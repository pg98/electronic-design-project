==> flow/design.v <==
module keyboard(clk_10k, R, C, Q, valid);
	input clk_10k;
	input [3:0] R;
	output [3:0] C;
	output [3:0] Q;
	output valid;
	reg [3:0] C;
	reg [3:0] Q;
	reg valid;
	reg outputing;
	reg [3:0] lastT;
	reg [3:0] T;
	reg [1:0] col;
	reg [3:0] lastpressed;
	reg [3:0] pressed;
	initial begin T<=0; lastpressed<=0; pressed<=0; end
	always@(posedge clk_10k) begin
		if(valid==1) valid=0;
		col=col+2'b01;
		case(col)
			2'b00: C<=4'b0111;
			2'b01: C<=4'b1011;
			2'b10: C<=4'b1101;
			2'b11: C<=4'b1110;
		endcase
		case({C, R})
			8'b01110111: begin T=4'b1111; pressed[col]=1'b1; end
			8'b01111011: begin T=4'b1011; pressed[col]=1'b1; end
			8'b01111101: begin T=4'b0111; pressed[col]=1'b1; end
			8'b01111110: begin T=4'b0011; pressed[col]=1'b1; end
			8'b10110111: begin T=4'b1110; pressed[col]=1'b1; end
			8'b10111011: begin T=4'b1010; pressed[col]=1'b1; end
			8'b10111101: begin T=4'b0110; pressed[col]=1'b1; end
			8'b10111110: begin T=4'b0010; pressed[col]=1'b1; end
			8'b11010111: begin T=4'b1101; pressed[col]=1'b1; end
			8'b11011011: begin T=4'b1001; pressed[col]=1'b1; end
			8'b11011101: begin T=4'b0101; pressed[col]=1'b1; end
			8'b11011110: begin T=4'b0001; pressed[col]=1'b1; end
			8'b11100111: begin T=4'b1100; pressed[col]=1'b1; end
			8'b11101011: begin T=4'b1000; pressed[col]=1'b1; end
			8'b11101101: begin T=4'b0100; pressed[col]=1'b1; end
			8'b11101110: begin T=4'b0000; pressed[col]=1'b1; end
			default: begin T=4'b0000; pressed[col]=1'b0; end
		endcase
		if(pressed[col]==1'b0) begin
			if(lastpressed==0) begin
				Q=4'b0000;
				outputing=0;
			end
		end
		else if(T==lastT) begin
			if(outputing==1) valid=0;
			if(outputing==0) if(lastpressed[col]==1'b1) begin valid=1; Q=T; outputing=1; end
		end
		else if(outputing==0) lastT=T;
		lastpressed[col]=pressed[col];
	end
endmodule
# Reports on keyboard
# What the tools print for keyboard, step after step.
# Lines are those of the file above, counted from 1.
# Operators: Yosys type, input widths -> output width; for muxes data width and select width s.
# Cell names lack the library's common part.
# Not given: n/a
[design]
design = "keyboard"
clk_port = "clk_10k"
lib = "sky130hd"
lib_corner = "tt_025C_1v80"

# After elaboration
# Counts by Yosys on the flattened word-level netlist (proc, flatten, opt, wreduce; memories kept). Register bits leave out memories and registers merged into their read ports (data or address). Print and check cells are left out. Cells with the same type and inputs are merged into one.
[bits]
ff_bits = 24
latchBits = 0
ram_bits = 0
mem_bits_ro = 0
clocked_rd_ports_x_width = 0
mem_count = 0
elab_cells = 68
[op_classes]
add_sub_neg = 2
multipliers = 0
div_mod_pow = 0
compare = 0
eq_ne = 23
shifts = 5
muxes = 13
bitwise = 9
reduce_logical = 8
[ops]
columns = ["operator", "count"]
rows = [
  ["$eq 8x8->1 const B", 12],
  ["$pmux 4 s15", 1],
  ["$eq 8x7->1 const B", 4],
  ["$mux 4", 6],
  ["$reduce_or 16->1", 1],
  ["$pmux 4 s4", 1],
  ["$or 4x4->4", 3],
  ["$shift 1x3->4 const A", 2],
  ["$shiftx 4x2->1", 2],
  ["$and 4x4->4", 2],
  ["$ne 2x2->1 const B", 3],
  ["$mux 1", 5],
  ["$shift 1x3->4", 1],
  ["$eq 2x2->1 const B", 2],
  ["$eq 4x4->1", 1],
  ["$not 4->4", 1],
  ["$logic_not 4->1", 1],
  ["$reduce_and 4->1", 1],
  ["$not 1->1", 3],
  ["$neg 2->3", 1],
  ["$reduce_and 3->1", 1],
  ["$reduce_or 3->1", 1],
  ["$add 2x1->2 const B", 1],
  ["$eq 2x1->1 const B", 1],
  ["$logic_not 2->1", 1],
  ["$reduce_and 2->1", 1],
  ["$reduce_bool 2->1", 1],
]

# Longest topological paths
# Yosys ltp: most cells in a row. Word level: on the elaborated netlist, between registers, memories and ports. Mapped: between sequential cells and ports; inverters and the memories' decode and read muxes count.
[depth]
depth_word = 10
abc_area = 0
mapped_depth = 11

# Synthesis result
# Source: synth_stat.txt of the flow (Yosys; design flattened, memories mapped). It holds for the ABC_AREA given above (unset counts as 0); a run with the other value may have another netlist.
[synth_totals]
stdcells = 130
area_um2 = 1377.6
sequential_area_um2 = 570.5
flip_flops = 24
[types]
columns = ["cell", "count", "area_total_um2"]
rows = [
  ["dfxtp_1", 15, 300.288],
  ["edfxtp_1", 9, 270.259],
  ["ha_1", 8, 100.096],
  ["buf_6", 4, 45.043],
  ["mux4_2", 2, 45.043],
  ["nand4b_1", 5, 43.792],
  ["inv_1", 11, 41.29],
  ["xor2_1", 4, 35.034],
  ["nor2_1", 9, 33.782],
  ["a221oi_4", 1, 26.275],
  ["and3_1", 4, 25.024],
  ["nor2b_1", 4, 25.024],
  ["mux2_2", 2, 22.522],
  ["a21oi_1", 4, 20.019],
  ["a311o_1", 2, 20.019],
  ["a32o_1", 2, 20.019],
  ["and4b_1", 2, 20.019],
  ["o21ai_0", 4, 20.019],
]
# Other cell types: 26; their cells: 38.

# Path before layout
# Path of least setup slack by OpenSTA after synthesis, without wires, with an ideal clock, recovery checks aside; 20% of the period is set as input and as output delay. Where synthesis merged equal registers, the netlist keeps one of their names.
[synth_path]
path_type = "register to register"
start = "register col[0]"
end = "register Q[0]"
period_ns = 2.89
setup_ns = 0.260
arrival_time_ns = 2.638
required_ns = 2.630
setup_slack_ns = -0.008
delay_ns = 2.898
path_stages = 10
path_buffers = 3
synth_period_reached_ns = 2.898
# "delay_ns" is the arrival time less input delay plus setup time.
# "path_stages" counts driving pins, that of a launching flip-flop among them; a cell with two outputs on the path counts twice.
# "synth_period_reached_ns" = period - worst setup slack (recovery checks aside). The figure is calculated, with input and output delays left at 20% of the set period.
[synth_via]
cell_sequence = "dfxtp_1 clkbuf_1 inv_1 ha_1 clkbuf_1 mux4_2 a221oi_4 buf_6 nor2_2 a32o_1"
[synth_lines]
columns = ["element", "line_no", "text"]
rows = [
  ["start, declared", 13, "reg [1:0] col;"],
  ["start, assigned", 19, "col=col+2'b01;"],
  ["end, assigned", 47, "Q=4'b0000;"],
  ["end, assigned", 53, "if(outputing==0) if(lastpressed[col]==1'b1) begin valid=1; Q=T; outputing=1; end"],
  ["end, declared", 5, "output [3:0] Q;"],
]
# No chain of elaborated cells between the ends is given.

# Timing after layout
# Path of least setup slack in the final report of run 1 (OpenROAD, finished layout, wires in). Where an end is a register, its clock arrival counts in the times.
[layout_path]
path_type = "input to register"
start = "input port R[1]"
end = "register Q[0]"
period_ns = 3.05
in_delay_ns = 0.61
setup_ns = 0.27
arrival_time_ns = 2.42
required_ns = 3.09
setup_slack_ns = 0.67
path_stages = 8
path_buffers = 1
# Between the ends stands the longest chain of elaborated cells between them, by number of cells; it is not shown to be the way that was timed. Of several equally long chains one is given.
# Each line given opens the expression or statement behind the cell; cells for indexed reads and writes are added by Yosys, which also makes memories of some case tables.
# Only ways into the end's enable, where the timed path ends, are counted here.
[layout_via]
cell_sequence = "dlygate4sd2_1 and4b_1 a311o_1 and2_4 a41oi_2 a311o_1 a32oi_2 a32o_2"
elab_chain_len = 6
cells_between = 26
cone_classes = "eq/ne: 20; shift: 1; mux: 2; reduce/logical: 3"
[layout_lines]
columns = ["element", "line_no", "text"]
rows = [
  ["start, declared", 3, "input [3:0] R;"],
  ["$eq 8x8->1", 26, "case({C, R})"],
  ["$reduce_or 16->1", "n/a", ""],
  ["$mux 4", 26, ""],
  ["$shiftx 4x2->1", 45, "if(pressed[col]==1'b0) begin"],
  ["$ne 2x2->1", "n/a", ""],
  ["$reduce_and 4->1", "n/a", ""],
  ["end, assigned", 47, "Q=4'b0000;"],
  ["end, assigned", 53, "if(outputing==0) if(lastpressed[col]==1'b1) begin valid=1; Q=T; outputing=1; end"],
  ["end, declared", 5, "output [3:0] Q;"],
]

# Stored flow runs of keyboard (2 of them; Yosys, OpenROAD, sky130hd). They differ in their settings and are not a sequence. Constraints: input delay and output delay 20% of the set period each, output load 0.01 pF.
# "achievedPeriod_ns" is the run's clock period less its worst setup slack. It is reckoned from that one timing run; input and output delays stay at 20% of the period that was set.
# "worst_path_ns" means the part of the period allowed to the worst setup path (the constraints hold back 20% at inputs and 20% at outputs) less its slack; where the path has registers, the arrival times of their clocks count too.
# "final_power_w": no workload was simulated; the value follows from the tool's default switching activity.

[[run]]
name = "run 1"
[run.settings]
period_ns = 3.05
SETUP_SLACK_MARGIN = 0.58
CAP_MARGIN = 20
CORE_MARGIN = 2
CORE_UTILIZATION = 40
SLEW_MARGIN = 20
[run.results]
synthesis_area_um2 = 1377.6
design_die_area_um2 = 3929.4
cell_area_final_um2 = 1612.8
finalUtil_pct = 48.7
worst_setup_slack_ns = 0.665
timing.setup.tns_ns = 0.000
fin_hold_ws_ns = 0.468
final_power_w = 0.0004919
achievedPeriod_ns = 2.385
worst_path_ns = 1.77
critical_path_type = "input to register"

[[run]]
name = "run 2"
[run.settings]
period_ns = 2.24
CORE_UTILIZATION = 29
PLACE_DENSITY_LB_ADDON = 0.3
CELL_PAD_IN_SITES_DETAIL_PLACEMENT = 1
GPL_TIMING_DRIVEN = 0
CTS_CLUSTER_DIAMETER = 187
SLEW_MARGIN = 0
MIN_ROUTING_LAYER = "met1"
CAP_MARGIN = 20
CORE_MARGIN = 2
[run.results]
synthesis_area_um2 = 1377.6
design_die_area_um2 = 5317.3
cell_area_final_um2 = 1795.5
finalUtil_pct = 38.5
worst_setup_slack_ns = -0.047
timing.setup.tns_ns = -0.231
fin_hold_ws_ns = 0.460
final_power_w = 0.0008524
achievedPeriod_ns = 2.287
worst_path_ns = 2.29
critical_path_type = "register to register"
